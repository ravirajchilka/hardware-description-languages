==> flow/design.v <==
module metronome_8_beats(
    input clk,
	output reg a, b, c, d, e, f, g, speaker_out
);
	reg [3:0] counter_output = 1;  
	reg [31:0] counter;
	reg [18:0] freq_counter;
	reg [25:0] beep_time_counter;
	always@(posedge clk) begin 
		beep_time_counter <= beep_time_counter + 1;
		if(beep_time_counter == 27000000) 
			beep_time_counter <= 0;
		if(beep_time_counter < (27000000/5)) begin 
		    freq_counter <= freq_counter + 1;
		    if(freq_counter == 97122)  
			  	freq_counter <= 0;
		    if(freq_counter < 97122/2) 
			  	speaker_out <= 1;
		    else 
			  	speaker_out <= 0;
		end	
		if(counter == 27000000) begin 
			counter <= 0;
			counter_output <= counter_output + 1;
			if(counter_output == 4'b1000) begin 
				counter_output <= 1;  
			end
		end
		else begin 
			counter <= counter + 1;
		end
	end
	always @(counter_output) begin
			 case(counter_output)
			 4'b0000: {a, b, c, d, e, f, g} = 7'b1111110;  
			 4'b0001: {a, b, c, d, e, f, g} = 7'b0110000;  
			 4'b0010: {a, b, c, d, e, f, g} = 7'b1101101;  
			 4'b0011: {a, b, c, d, e, f, g} = 7'b1111001;  
			 4'b0100: {a, b, c, d, e, f, g} = 7'b0110011;  
			 4'b0101: {a, b, c, d, e, f, g} = 7'b1011011;  
			 4'b0110: {a, b, c, d, e, f, g} = 7'b1011111;  
			 4'b0111: {a, b, c, d, e, f, g} = 7'b1110000;  
			 4'b1000: {a, b, c, d, e, f, g} = 7'b1111111;  
			 4'b1001: {a, b, c, d, e, f, g} = 7'b1111011;  
			 default: {a, b, c, d, e, f, g} = 7'b0000000;  
		 endcase
	 end
endmodule
==> From RTL to reports: metronome_8_beats <==
The steps from the RTL of metronome_8_beats to its reports follow in flow order.
Line numbers count from 1 in the design file above.
Operators: Yosys type, input widths -> output width; for muxes data width and select width s.
Library cell names are shortened.
{ "design": {"top": "metronome_8_beats", "clock_port": "clk", "library": "sky130hd", "corner": "tt_025C_1v80"} }

==> Elaborated design <==
Counts by Yosys on the flattened word-level netlist (proc, flatten, opt, wreduce; memories kept). Register bits leave out memories and registers merged into their read ports (data or address); mux counts leave out enables and synchronous resets folded into registers. Print and check cells are left out. Cells with the same type and inputs are merged into one.
Memory sizes are those after Yosys's memory passes, which may raise the word count (mostly to a power of two), join words into wider ones and drop unused or constant bits.
{ "classes": {"addsub": 4, "cmp": 2, "eq_ne": 4, "n_mux": 1} }
{ "op_table": {"columns": ["operator", "n"], "rows": [
  ["$add 32x1->32 const B", 1],
  ["$eq 32x25->1 const B", 1],
  ["$add 26x1->26 const B", 1],
  ["$lt 26x23->1 const B", 1],
  ["$eq 26x25->1 const B", 1],
  ["$add 19x1->19 const B", 1],
  ["$lt 19x16->1 const B", 1],
  ["$eq 19x17->1 const B", 1],
  ["$add 4x1->4 const B", 1],
  ["$eq 4x4->1 const B", 1],
  ["$mux 1", 1]
]} }
{ "bits": {"regBits": 82, "mem_bits_ro": 112, "memories": 1, "in_bits": 1} }
{ "memory_table": {"columns": ["memory", "size", "width", "read_ports", "write_ports", "line_no", "text"], "rows": [
  ["(name not given)", 16, 7, 1, 0, 34, "case(counter_output)"]
]} }

==> Longest topological paths <==
Longest topological path by Yosys (ltp), each cell counted once; first at word level (registers and memories cut), then after technology mapping (sequential cells cut; the memories' decode and read muxes count).
{ "logic_depth": {"depth_word": 2, "abc_area": 1, "mapped_depth": 9, "ltp_nobuf": 9} }

==> Mapped cells and area <==
Source: synth_stat.txt of the flow (Yosys; design flattened, memories mapped). It holds for the ABC_AREA given above (unset counts as 0); a run with the other value may have another netlist.
The area totals of this step are shown rounded.
{ "by_type": {"columns": ["type", "n", "area_total_um2"], "rows": [
  ["dfxtp_1", 58, 1.16E+03],
  ["nand2_1", 254, 953.414],
  ["edfxtp_1", 24, 720.691],
  ["nor2_1", 170, 638.112],
  ["inv_1", 92, 345.331],
  ["nand3_1", 46, 230.221],
  ["xor2_1", 20, 175.168],
  ["ha_1", 13, 162.656],
  ["nand4_1", 15, 93.84],
  ["nor2_4", 8, 90.086],
  ["a21oi_1", 15, 75.072],
  ["xnor2_1", 8, 70.067],
  ["nor2_8", 3, 60.058],
  ["nand2_4", 5, 56.304],
  ["nor3_1", 11, 55.053],
  ["o21bai_1", 7, 52.55],
  ["nand2_2", 8, 50.048],
  ["nor2_2", 8, 50.048]
]} }
Other cell types: 12; their cells: 29.
{ "mapped": {"cells": 794, "area_um2": 5210, "seq_area_um2": 1880, "ffs": 82, "n_buf": 5} }

==> Path before layout <==
Source: OpenSTA report_checks on the synthesized netlist (no wires, ideal clock, input and output delay 20% of the period each), path of least setup slack; recovery checks are left aside. Register names are those of the netlist, which keeps one name where synthesis merged equal registers.
{ "synth_path": {"kind": "register -> register", "from": "register beep_time_counter[19]", "to": "register freq_counter[0]", "period_ns": 3.25, "t_first_pin_ns": 0.000, "t_arrival_ns": 1.660, "required_time_ns": 2.853, "setup_slack_ns": 1.194, "delay_ns": 2.057, "path_stages": 7, "path_buffers": 1, "synth_period_reached_ns": 2.056} }
"delay_ns" = arrival - input delay + setup time.
"path_stages": output pins that drive a net of the path, with the launching flip-flop's if there is one; two outputs of one cell count as two.
"synth_period_reached_ns" is the clock period less the worst setup slack; recovery checks do not enter. This is arithmetic on one report: input and output delays are still those of the set period (20% each).
The rows between start and end are the longest chain of elaborated cells between them; the timing report does not say that the signal goes this way. Where chains are equally long, one stands for them.
Each line given opens the expression or statement behind the cell; cells for indexed reads and writes are added by Yosys, which also makes memories of some case tables.
{ "synth_between": {"cell_sequence": "dfxtp_1 clkbuf_2 o21ai_0 nand2_1 a21oi_1 nand2_1 nor2_1", "elab_chain_cells": 1, "cells_between": 1, "lines_between": 1} }
{ "synth_rtl": {"columns": ["item", "line_no", "text"], "rows": [
  ["start, declared", 8, "reg [25:0] beep_time_counter;"],
  ["start, assigned", 10, "beep_time_counter <= beep_time_counter + 1;"],
  ["start, assigned", 12, "beep_time_counter <= 0;"],
  ["$lt 26x23->1", 13, "if(beep_time_counter < (27000000/5)) begin"],
  ["end, assigned", 14, "freq_counter <= freq_counter + 1;"],
  ["end, assigned", 16, "freq_counter <= 0;"],
  ["end, declared", 7, "reg [18:0] freq_counter;"]
]} }

==> Timing after layout <==
Path of least setup slack in the final report of run A (OpenROAD, finished layout, wires in). Where an end is a register, its clock arrival counts in the times.
{ "layout_path": {"kind": "register -> output", "from": "register counter_output[1]", "to": "output port f", "period_ns": 1.79, "out_delay_ns": 0.36, "t_first_pin_ns": 0.36, "t_arrival_ns": 1.65, "required_time_ns": 1.43, "setup_slack_ns": -0.22, "path_stages": 6, "path_buffers": 2} }
The rows between start and end are the longest chain of elaborated cells between them; the timing report does not say that the signal goes this way. Where chains are equally long, one stands for them.
The chain passes a memory read, where the word-level depth is cut; so it can be longer than that depth.
{ "layout_between": {"cell_sequence": "edfxtp_1 buf_6 ha_4 or2_4 a31oi_4 buf_2", "elab_chain_cells": 1, "cells_between": 1, "lines_between": 1} }
{ "layout_rtl": {"columns": ["item", "line_no", "text"], "rows": [
  ["start, declared", 5, "reg [3:0] counter_output = 1;"],
  ["start, assigned", 24, "counter_output <= counter_output + 1;"],
  ["start, assigned", 26, "counter_output <= 1;"],
  ["$mem_v2 16x7", 34, "case(counter_output)"],
  ["end, declared", 3, "output reg a, b, c, d, e, f, g, speaker_out"]
]} }

Hand-over note for metronome_8_beats

Record of 2 stored runs of the RTL-to-layout flow on metronome_8_beats, platform sky130hd. The runs are unordered. Constraints: input delay and output delay 20% of the set period each, output load 0.01 pF.
"time used up by the worst setup path" means the part of the period allowed to the worst setup path (the constraints hold back 20% at inputs and 20% at outputs) less its slack; where the path has registers, the arrival times of their clocks count too.
By "total power of the final layout" is meant OpenSTA's value without simulated activity: inputs other than the clock are taken to toggle once in ten clock periods, and the tool carries that through the logic.
Results are given in rounded form.

==> run A: settings <==
{ "period_ns": 1.79, "CORE_UTILIZATION": 52, "SETUP_SLACK_MARGIN": -0.12, "PLACE_DENSITY_LB_ADDON": 0.11, "CORE_MARGIN": 5, "CELL_PAD_IN_SITES_GLOBAL_PLACEMENT": 0, "TNS_END_PERCENT": 55, "ABC_AREA": 1, "MAX_ROUTING_LAYER": "met4", "CAP_MARGIN": 20, "SLEW_MARGIN": 20 }
==> run A: results <==
worst hold slack in the final report: 0.448 ns
setup TNS: -0.994 ns
die size: 12100 um2
total power of the final layout: 3.31 mW
standard-cell area after routing: 5870 um2
worst slack on setup checks: -0.216 ns
utilization: 0.6
time used up by the worst setup path: 1.65 ns
worst path kind: register -> output
chip area after synthesis (Yosys): 5210 um2

==> run B: settings <==
{ "period_ns": 4.25, "CORE_UTILIZATION": 47, "PLACE_DENSITY_LB_ADDON": 0.13, "CELL_PAD_IN_SITES_GLOBAL_PLACEMENT": 3, "GPL_ROUTABILITY_DRIVEN": 0, "CTS_CLUSTER_SIZE": 68, "CTS_CLUSTER_DIAMETER": 347, "CAP_MARGIN": 10, "CORE_MARGIN": 2, "SLEW_MARGIN": 20 }
==> run B: results <==
did not finish, placement stopped with FLW-0024

End of note.
