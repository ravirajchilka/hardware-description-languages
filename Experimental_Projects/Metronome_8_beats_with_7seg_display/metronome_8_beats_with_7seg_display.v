==> flow/design.v <==
module metronome_8_beats_with_7seg_display(
    input clk,
	output reg a, b, c, d, e, f, g, speaker_out
);
	reg [3:0] counter_output = 4'b0001;  
    reg [24:0] counter = 0;
    reg [16:0] c_sharp_freq_counter = 0;
    reg [16:0] g_sharp_freq_counter = 0;
    reg [24:0] c_sharp_beep_time_counter = 0;
    reg [26:0] g_sharp_beep_time_counter = 0;   
    reg [26:0] c_sharp_loop_counter = 0;
	always@(posedge clk) begin 
		g_sharp_beep_time_counter <= g_sharp_beep_time_counter + 1'b1;
		if(g_sharp_beep_time_counter == (4*25'd27000000) ) 
			g_sharp_beep_time_counter <= 1'b0;
		if(g_sharp_beep_time_counter >= 3*(25'd27000000) && g_sharp_beep_time_counter < 27'd86400000) begin    
		    g_sharp_freq_counter <= g_sharp_freq_counter + 1'b1;
		    if(g_sharp_freq_counter == 17'd65014)  
			  	g_sharp_freq_counter <= 1'b0;
		    if(g_sharp_freq_counter < 17'd65014/2) 
			  	speaker_out <= 1'b1;
		    else 
			  	speaker_out <= 1'b0;
		end	
		c_sharp_loop_counter <= c_sharp_loop_counter + 1'b1;
		if(c_sharp_loop_counter <= 3*25'd27000000) begin
			 c_sharp_beep_time_counter <= c_sharp_beep_time_counter + 1'b1;
			 if(c_sharp_beep_time_counter == 25'd27000000) 
				 c_sharp_beep_time_counter <= 1'b0;
			 if(c_sharp_beep_time_counter <= (25'd27000000/5)) begin  
				 c_sharp_freq_counter <= c_sharp_freq_counter + 1'b1;
				 if(c_sharp_freq_counter == 17'd97408)  
					 c_sharp_freq_counter <= 1'b0;
				 if(c_sharp_freq_counter < 17'd97408/2) 
					 speaker_out <= 1'b1;
				 else 
					 speaker_out <= 1'b0;
			 end	
		end
		else if(c_sharp_loop_counter == 4*25'd27000000) begin 
			c_sharp_loop_counter <= 1'b0;
		end
		if(counter == 25'd27000000) begin 
			counter <= 1'b0;
			counter_output <= counter_output + 1'b1;
			if(counter_output == 4'b1000) begin 
				counter_output <= 1'b1;  
			end
		end
		else begin 
			counter <= counter + 1'b1;
		end
	end
	always @(counter_output) begin
			 case(counter_output)
			 4'b0000: {a, b, c, d, e, f, g} = 7'b1111110;  
			 4'b0001: {a, b, c, d, e, f, g} = 7'b0110000;  
			 4'b0010: {a, b, c, d, e, f, g} = 7'b1101101;  
			 4'b0011: {a, b, c, d, e, f, g} = 7'b1111001;  
			 4'b0100: {a, b, c, d, e, f, g} = 7'b0110011;  
			 4'b0101: {a, b, c, d, e, f, g} = 7'b1011011;  
			 4'b0110: {a, b, c, d, e, f, g} = 7'b1011111;  
			 4'b0111: {a, b, c, d, e, f, g} = 7'b1110000;  
			 4'b1000: {a, b, c, d, e, f, g} = 7'b1111111;  
			 4'b1001: {a, b, c, d, e, f, g} = 7'b1111011;  
			 default: {a, b, c, d, e, f, g} = 7'b0000000;  
		 endcase
	 end
endmodule
# == Tool chain data of metronome_8_beats_with_7seg_display ==
# What the tools print for metronome_8_beats_with_7seg_display, step after step.
# Line numbers count from 1 in the design file above.
# Operators carry their Yosys type and port widths (W data, S select, Z words).
# Library cell names are shortened.
# A cell with -- has no value.
# design
top,metronome_8_beats_with_7seg_display
clock_port,clk
library,sky130hd
lib_corner,tt_025C_1v80

# == After elaboration ==
# Source: Yosys, flattened and elaborated, memories not mapped. Widths are those after wreduce. Registers that Yosys merges into a memory's read port (data or address) are not register bits. Print and check cells do not count. Equal cells are merged and count once.
# Memory sizes are those after Yosys's memory passes, which may raise the word count (mostly to a power of two), join words into wider ones and drop unused or constant bits.
# op_classes
addsub,7
compare,6
n_eq,7
n_mux,7
reduce_logical,2
# op_table
operator,count
$add A27 B1 Y27 const B,2
$eq A27 B27 Y1 const B,2
$mux W27,2
$add A25 B1 Y25 const B,2
$eq A25 B25 Y1 const B,2
$add A17 B1 Y17 const B,2
$ge A27 B27 Y1 const B,1
$le A27 B27 Y1 const B,1
$lt A27 B27 Y1 const B,1
$le A25 B23 Y1 const B,1
$lt A17 B15 Y1 const B,1
$lt A17 B16 Y1 const B,1
$eq A17 B16 Y1 const B,1
$eq A17 B17 Y1 const B,1
$mux W1,5
$add A4 B1 Y4 const B,1
$eq A4 B4 Y1 const B,1
$reduce_and A2 Y1,1
$logic_and A1 B1 Y1,1
# bits
regBits,143
romBits,112
memories,1
input_bits,1
output_inout_bits,8
wordCells,38
# mem_list
name,size,word_bits,rd,wr,line_no,rtl
(name not given),16,7,1,0,55,case(counter_output)

# == Logic depth ==
# Longest topological path by Yosys (ltp), each cell counted once; first at word level (registers and memories cut), then after technology mapping (sequential cells cut; the memories' decode and read muxes count).
# depth
word_depth,5
abc_area,0
depth_mapped,8
mapped_depth_nobuf,7

# == Mapped cells and area ==
# Source: synth_stat.txt of the flow (Yosys; design flattened, memories mapped). It holds for the ABC_AREA given above (unset counts as 0); a run with the other value may have another netlist.
# synth_totals
cell_count,761
area_um2,7334.5
seq_area_um2,3493.4
ff_cells,143
n_buf,19
# types
cell,count,type_area_um2
edfxtp_1,63,1.89E+03
dfxtp_1,80,1.6E+03
xor2_1,61,534.262
xnor2_1,57,499.229
nor2_1,115,431.664
ha_1,19,237.728
nand2_1,62,232.723
nand3_1,46,230.221
nand4_1,34,212.704
inv_1,28,105.101
nor3_1,19,95.091
o21ai_0,19,95.091
and3_1,13,81.328
a21oi_1,15,75.072
or3_1,10,62.56
and4_1,7,61.309
nor4b_1,7,61.309
nand2b_1,9,56.304
# Not listed: further types 41, cells in them 97.

# == Timing after synthesis ==
# OpenSTA on the mapped netlist: ideal clock, no wires. The path of least setup slack (recovery checks aside). Input and output delay are each 20% of the period. Register names are those of the netlist, which keeps one name where synthesis merged equal registers.
# synth_path
path_type,register to register
start,reg g_sharp_beep_time_counter[21]
end,reg speaker_out
tclk_ps,2470
setup_ps,123
t_first_pin_ps,0
arrival_ps,2357
required_ps,2347
slack_ps,-10
delay_ps,2480
path_stages,8
path_buffers,1
period_less_setup_slack_ps,2480
# "delay_ps" is the arrival time less input delay plus setup time.
# "path_stages" counts driving pins, that of a launching flip-flop among them; a cell with two outputs on the path counts twice.
# "period_less_setup_slack_ps" is the clock period less the worst setup slack; recovery checks do not enter. This is arithmetic on one report: input and output delays are still those of the set period (20% each).
# Between the ends stands the longest chain of elaborated cells between them, by number of cells; it is not shown to be the way that was timed. Of several equally long chains one is given.
# A line is the first line of the expression or statement that the cell stems from. Yosys adds cells for indexed reads and writes and turns some case tables into memories.
# A register here has more assigning lines than the two given.
# synth_between
path_cell_list,dfxtp_1 > buf_6 > or4b_1 > or3_1 > a211oi_2 > o22a_2 > mux2_1 > mux2_1
elab_chain_len,5
cone_cells,6
lines_between,3
cone_classes,compare: 2; mux: 3; reduce/logical: 1
# synth_lines
element,line_no,rtl
start: declaration,10,reg [26:0] g_sharp_beep_time_counter = 0;
start: assignment,13,g_sharp_beep_time_counter <= g_sharp_beep_time_counter + 1'b1;
start: assignment,15,g_sharp_beep_time_counter <= 1'b0;
$ge A27 B27 Y1,16,if(g_sharp_beep_time_counter >= 3*(25'd27000000) && g_sharp_beep_time_counter < 27'd86400000) begin
$logic_and A1 B1 Y1,16,
$mux W1,16,
$mux W1,30,if(c_sharp_beep_time_counter <= (25'd27000000/5)) begin
$mux W1,26,if(c_sharp_loop_counter <= 3*25'd27000000) begin
end: assignment,21,speaker_out <= 1'b1;
end: assignment,23,speaker_out <= 1'b0;
end: declaration,3,"output reg a, b, c, d, e, f, g, speaker_out"

# == Path in the finished layout ==
# Path of least setup slack in the final report of run A (OpenROAD, finished layout, wires in). Where an end is a register, its clock arrival counts in the times.
# The path's times are printed in steps of 10 ps; the period is the one set.
# layout_path
path_type,register to output
start,reg counter_output[1]
end,out f
tclk_ps,4330
output_delay_ps,870
t_first_pin_ps,410
arrival_ps,2220
required_ps,3460
slack_ps,1250
path_stages,6
path_buffers,1
# Between the ends stands the longest chain of elaborated cells between them, by number of cells; it is not shown to be the way that was timed. Of several equally long chains one is given.
# The chain passes a memory read, where the word-level depth is cut; so it can be longer than that depth.
# layout_between
path_cell_list,edfxtp_1 > inv_1 > ha_1 > mux2i_1 > o22ai_1 > clkdlybuf4s50_1
elab_chain_len,1
cone_cells,1
lines_between,1
cone_classes,memory: 1
# layout_lines
element,line_no,rtl
start: declaration,5,reg [3:0] counter_output = 4'b0001;
start: assignment,45,counter_output <= counter_output + 1'b1;
start: assignment,47,counter_output <= 1'b1;
$mem_v2 Z16 W7,55,case(counter_output)
end: declaration,3,"output reg a, b, c, d, e, f, g, speaker_out"

# Settings and measured results of 2 stored flow runs for module metronome_8_beats_with_7seg_display (sky130hd), not sorted in any way. The constraints put input and output delay at 20% of the set period each and load the outputs with 0.01 pF.
# By "period_reached_ps" is meant the clock period of the run minus its worst setup slack. This is arithmetic on one report: input and output delays are still those of the set period (20% each).
# "worstPathTime_ps": the worst setup path's part of the clock period (all of it between registers, 20% less for each end at a port) less its slack. A launch clock that arrives late makes it longer, a capture clock that arrives late makes it shorter.
# "power_mw": no workload was simulated; the value follows from the tool's default switching activity.
# "worstPathTime_ps" is known to 10 ps.
# A setting shown as . is not set for that run.
run,period_ns,CORE_UTILIZATION,PLACE_DENSITY_LB_ADDON,HOLD_SLACK_MARGIN,CORE_MARGIN,CELL_PAD_IN_SITES_DETAIL_PLACEMENT,CTS_CLUSTER_SIZE,SLEW_MARGIN,CAP_MARGIN,CORE_ASPECT_RATIO,CELL_PAD_IN_SITES_GLOBAL_PLACEMENT,ABC_AREA,worstPathTime_ps,timing.worst_path_kind,ws_hold_ps,power_mw,final_setup_ws_ps,post_route_util_pct,total_die_area_um2,synthArea_um2,finalCellArea_um2,period_reached_ps
run A,4.33,37,0.08,0.18,4,0,97,10,20,.,.,.,2220,register to output,464,2.917,1245,42.9,22140.0,7334.5,8341.8,3085
run B,1.73,44,0.15,.,6,.,.,20,40,1.94,2,0,2280,register to register,498,7.339,-550,66.4,20083.6,7334.5,10802.9,2280
