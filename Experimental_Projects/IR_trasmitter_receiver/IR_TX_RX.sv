==> flow/design.v <==
module IR_transmitter(
		input clk,rst,btn_800,RX_800_signal,
		output reg TX_RX_signal,LED
);
		reg [31:0] counter;
		reg [31:0] outer_c;
		reg [31:0] test_c;
		reg [31:0] width_c;
		reg [31:0] width_counter;
		reg [31:0] pulse_width;
		reg signal_last_state;
		always_ff@(posedge clk) begin 
				if(!rst) begin 
						counter <= 0;
						outer_c <= 0;
						pulse_width <= 0;
						width_counter <= 0;
						signal_last_state <= 0;
				end
				else begin 
						if(btn_800) begin 
								outer_c <= outer_c + 1;
								if(outer_c<27000000) begin
										counter <= counter + 1;
										if(counter<800/2)
												TX_RX_signal <= 1;
										else 
												TX_RX_signal <= 0;
										if(counter == 800) begin 
												counter <= 0;
										end
								end
								if(outer_c>2*27000000)
										outer_c <= 0;
						end
				end
		end
		always_ff@(posedge clk) begin
				if (pulse_width > 540 ) 
						LED <= 0; 
				else 
						LED <= 1;  
		end
endmodule
# Tool chain data of IR_transmitter
# What the tools print for IR_transmitter, step after step.
# Line numbers count from 1 in the design file above.
# A cell with -- has no value.
[setup]
design = "IR_transmitter"
clock = "clk"
cell_library = "sky130hd"
lib_corner = "tt_025C_1v80"

# Word level
# Yosys after proc, flatten, opt, wreduce and memory -nomap, before mapping. Enables and synchronous resets that opt folds into registers are not counted as muxes. Memory bits, and registers merged into a memory's read port (data or address), are not among the register bits. Print and check cells are not counted. Equal cells are merged and count once.
[word_totals]
register_bits = 65
inputBits = 4
output_inout_bits = 2
word_cells = 14
[classes]
add_sub_neg = 2
compare = 3
eq_ne = 1
muxes = 3
reduce_logical = 2
[op_table]
columns = ["operator", "n"]
rows = [
  ["32-bit by 1-bit adder with 32-bit output (second input constant)", 2],
  ["32-bit 2-to-1 mux", 2],
  ["32-bit by 10-bit equality test with 1-bit output (second input constant)", 1],
  ["32-bit by 25-bit less-than comparator with 1-bit output (second input constant)", 1],
  ["32-bit by 26-bit greater-than comparator with 1-bit output (second input constant)", 1],
  ["32-bit by 9-bit less-than comparator with 1-bit output (second input constant)", 1],
  ["3-bit AND reduction", 1],
  ["2-bit AND reduction", 1],
  ["1-bit 2-to-1 mux", 1],
]

# Depth
# Yosys ltp: most cells in a row. Word level: on the elaborated netlist, between registers, memories and ports. Mapped: between sequential cells and ports; inverters and the memories' decode and read muxes count.
[depth]
word_depth = 2
abc_area = 1
depth_mapped = 11
depth_no_buf = 11

# Netlist
# The flow's flattened synthesis, as Yosys stat reports it; memories are mapped. The netlist is that of the ABC_AREA named above (0 if unset); the other value can give another one.
# The area totals of this step are shown rounded.
[by_type]
columns = ["cell_type", "n", "type_area_um2"]
rows = [
  ["sky130_fd_sc_hd__dfxtp_1", 64, 1.28E+03],
  ["sky130_fd_sc_hd__nand2_1", 267, 1E+03],
  ["sky130_fd_sc_hd__nor2_1", 159, 596.822],
  ["sky130_fd_sc_hd__inv_1", 95, 356.592],
  ["sky130_fd_sc_hd__nand3_1", 52, 260.25],
  ["sky130_fd_sc_hd__a21oi_1", 21, 105.101],
  ["sky130_fd_sc_hd__nand4_1", 15, 93.84],
  ["sky130_fd_sc_hd__nor3_1", 13, 65.062],
  ["sky130_fd_sc_hd__o21ai_0", 13, 65.062],
  ["sky130_fd_sc_hd__xor2_1", 6, 52.55],
  ["sky130_fd_sc_hd__ha_1", 4, 50.048],
  ["sky130_fd_sc_hd__buf_4", 4, 30.029],
  ["sky130_fd_sc_hd__edfxtp_1", 1, 30.029],
  ["sky130_fd_sc_hd__nand3b_1", 4, 30.029],
  ["sky130_fd_sc_hd__buf_2", 5, 25.024],
  ["sky130_fd_sc_hd__buf_6", 2, 22.522],
  ["sky130_fd_sc_hd__clkbuf_1", 6, 22.522],
  ["sky130_fd_sc_hd__nand2_4", 2, 22.522],
]
# Other cell types: 14; their cells: 20.
[mapped]
cells = 753
yosys_area_mm2 = 0.0043
seq_area_mm2 = 0.0013
ffs = 65
buf_cells = 17

# Timing after synthesis
# Source: OpenSTA report_checks on the synthesized netlist (no wires, ideal clock, input and output delay 20% of the period each), path of least setup slack; recovery checks are left aside. Register names are those of the netlist, which keeps one name where synthesis merged equal registers.
[synth_path]
path_kind = "in2reg"
start = "input port btn_800"
end = "register TX_RX_signal"
period_ns = 2.76
in_delay_ns = 0.552
setup_ns = 0.299
launch_ns = 0.552
arrival_ns = 1.446
required_time_ns = 2.461
slack_ns = 1.015
path_delay_ns = 1.193
stages = 9
n_path_buf = 3
synth_period_reached_ns = 1.745
# "path_delay_ns" = arrival - input delay + setup time.
# "stages" counts driving pins, that of a launching flip-flop among them; a cell with two outputs on the path counts twice.
# "synth_period_reached_ns" = period - worst setup slack (recovery checks aside). The figure is calculated, with input and output delays left at 20% of the set period.
# Between the ends stands the longest chain of elaborated cells between them, by number of cells; it is not shown to be the way that was timed. Of several equally long chains one is given.
# A line is the first line of the expression or statement that the cell stems from. Yosys adds cells for indexed reads and writes and turns some case tables into memories.
[synth_between]
path_cell_list = "sky130_fd_sc_hd__inv_2 -> sky130_fd_sc_hd__nor2_1 -> sky130_fd_sc_hd__nand3_1 -> sky130_fd_sc_hd__nor2_1 -> sky130_fd_sc_hd__buf_2 -> sky130_fd_sc_hd__nand2_4 -> sky130_fd_sc_hd__buf_6 -> sky130_fd_sc_hd__buf_6 -> sky130_fd_sc_hd__nor2_1"
elab_chain_cells = 1
cone_cells = 1
cone_lines = 0
cone_classes = "reduce/logical (1)"
[synth_rtl]
columns = ["item", "line_no", "rtl"]
rows = [
  ["start, declared", 2, "input clk,rst,btn_800,RX_800_signal,"],
  ["3-bit AND reduction", "--", ""],
  ["end, assigned", 26, "TX_RX_signal <= 1;"],
  ["end, assigned", 28, "TX_RX_signal <= 0;"],
  ["end, declared", 3, "output reg TX_RX_signal,LED"],
]

# Timing after layout
# Path of least setup slack in the final report of entry A (OpenROAD, finished layout, wires in). Where an end is a register, its clock arrival counts in the times.
[layout_path]
path_kind = "in2reg"
start = "input port btn_800"
end = "register counter[5]"
period_ns = 4.49
in_delay_ns = 0.90
setup_ns = 0.10
launch_ns = 0.90
arrival_ns = 3.18
required_time_ns = 4.73
slack_ns = 1.55
stages = 12
n_path_buf = 3
# Between the ends stands the longest chain of elaborated cells between them, by number of cells; it is not shown to be the way that was timed. Of several equally long chains one is given.
# At most two assigning lines are given for a register; there are more.
[layout_between]
path_cell_list = "sky130_fd_sc_hd__clkdlybuf4s50_1 -> sky130_fd_sc_hd__buf_4 -> sky130_fd_sc_hd__inv_2 -> sky130_fd_sc_hd__nor2_1 -> sky130_fd_sc_hd__nand3_1 -> sky130_fd_sc_hd__nor2_1 -> sky130_fd_sc_hd__buf_4 -> sky130_fd_sc_hd__inv_1 -> sky130_fd_sc_hd__a21oi_2 -> sky130_fd_sc_hd__nand2_1 -> sky130_fd_sc_hd__nand2_1 -> sky130_fd_sc_hd__nor2_1"
elab_chain_cells = 1
cone_cells = 1
cone_lines = 0
cone_classes = "reduce/logical (1)"
[layout_rtl]
columns = ["item", "line_no", "rtl"]
rows = [
  ["start, declared", 2, "input clk,rst,btn_800,RX_800_signal,"],
  ["2-bit AND reduction", "--", ""],
  ["end, assigned", 14, "counter <= 0;"],
  ["end, assigned", 24, "counter <= counter + 1;"],
  ["end, declared", 5, "reg [31:0] counter;"],
]

==> results <==
Measured results for IR_transmitter: 2 stored runs of the Yosys and OpenROAD flow on sky130hd. The settings differ; the order carries no meaning. The constraints put input and output delay at 20% of the set period each and load the outputs with 0.01 pF.
"period_less_ws_ns" is the run's clock period less its worst setup slack. It is reckoned from that one timing run; input and output delays stay at 20% of the period that was set.
By "timing.worst_path_ns" is meant the share of the clock period that the worst setup path is allowed (20% is reserved at inputs, 20% at outputs), minus its slack. Clock arrival times at its registers enter into it.
The measured numbers are rounded.

# entry A
==> flow/run.sh <==
#!/bin/bash
# the make line also repeats the synthesis and layout settings of config.mk as NAME=value (left out here)
make -C /OpenROAD-flow-scripts/flow DESIGN_CONFIG=/design/flow/config.mk WORK_HOME=/design/flow/orfs CLKGATE_MAP_FILE= finish
==> flow/config.mk <==
export PLATFORM = sky130hd
export DESIGN_NAME = IR_transmitter
export DESIGN_NICKNAME = IR_transmitter
export VERILOG_FILES = /design/flow/design.v
export SDC_FILE = /design/flow/constraint.sdc
export NUM_CORES = 4
export LEC_CHECK = 0
export ABC_AREA = 1
export CAP_MARGIN = 20
export CORE_MARGIN = 2
export CORE_UTILIZATION = 17
export GPL_ROUTABILITY_DRIVEN = 1
export MIN_ROUTING_LAYER = met1
export PLACE_DENSITY = 0.61
export SLEW_MARGIN = 15
==> flow/constraint.sdc <==
create_clock -name core_clock -period 4.49 [get_ports {clk}]
set_input_delay 0.8980 -clock core_clock [delete_from_list [all_inputs] [get_ports {clk}]]
set_output_delay 0.8980 -clock core_clock [all_outputs]
set_load 0.01 [all_outputs]

==> entry A: results <==
finalUtil_frac=0.2
total_die_area_mm2=0.026
period_less_ws_ns=2.937
setup_ws_ns=1.6
synth_area_mm2=0.0043
fin_tns_ns=0.000
timing.worst_path_ns=2.04
critical_path_type="in2reg"

# entry B
==> flow/run.sh <==
#!/bin/bash
# the make line also repeats the synthesis and layout settings of config.mk as NAME=value (left out here)
make -C /OpenROAD-flow-scripts/flow DESIGN_CONFIG=/design/flow/config.mk WORK_HOME=/design/flow/orfs CLKGATE_MAP_FILE= finish
==> flow/config.mk <==
export PLATFORM = sky130hd
export DESIGN_NAME = IR_transmitter
export DESIGN_NICKNAME = IR_transmitter
export VERILOG_FILES = /design/flow/design.v
export SDC_FILE = /design/flow/constraint.sdc
export NUM_CORES = 4
export LEC_CHECK = 0
export ABC_AREA = 1
export CAP_MARGIN = 40
export CORE_ASPECT_RATIO = 0.84
export CORE_MARGIN = 7
export CORE_UTILIZATION = 34
export GPL_ROUTABILITY_DRIVEN = 1
export MIN_ROUTING_LAYER = met2
export PLACE_DENSITY_LB_ADDON = 0.26
export SLEW_MARGIN = 20
export TNS_END_PERCENT = 20
==> flow/constraint.sdc <==
create_clock -name core_clock -period 4.47 [get_ports {clk}]
set_input_delay 0.8940 -clock core_clock [delete_from_list [all_inputs] [get_ports {clk}]]
set_output_delay 0.8940 -clock core_clock [all_outputs]
set_load 0.01 [all_outputs]

==> entry B: results <==
finalUtil_frac=0.39
total_die_area_mm2=0.016
period_less_ws_ns=2.942
setup_ws_ns=1.5
synth_area_mm2=0.0043
fin_tns_ns=0.000
timing.worst_path_ns=2.05
critical_path_type="in2reg"
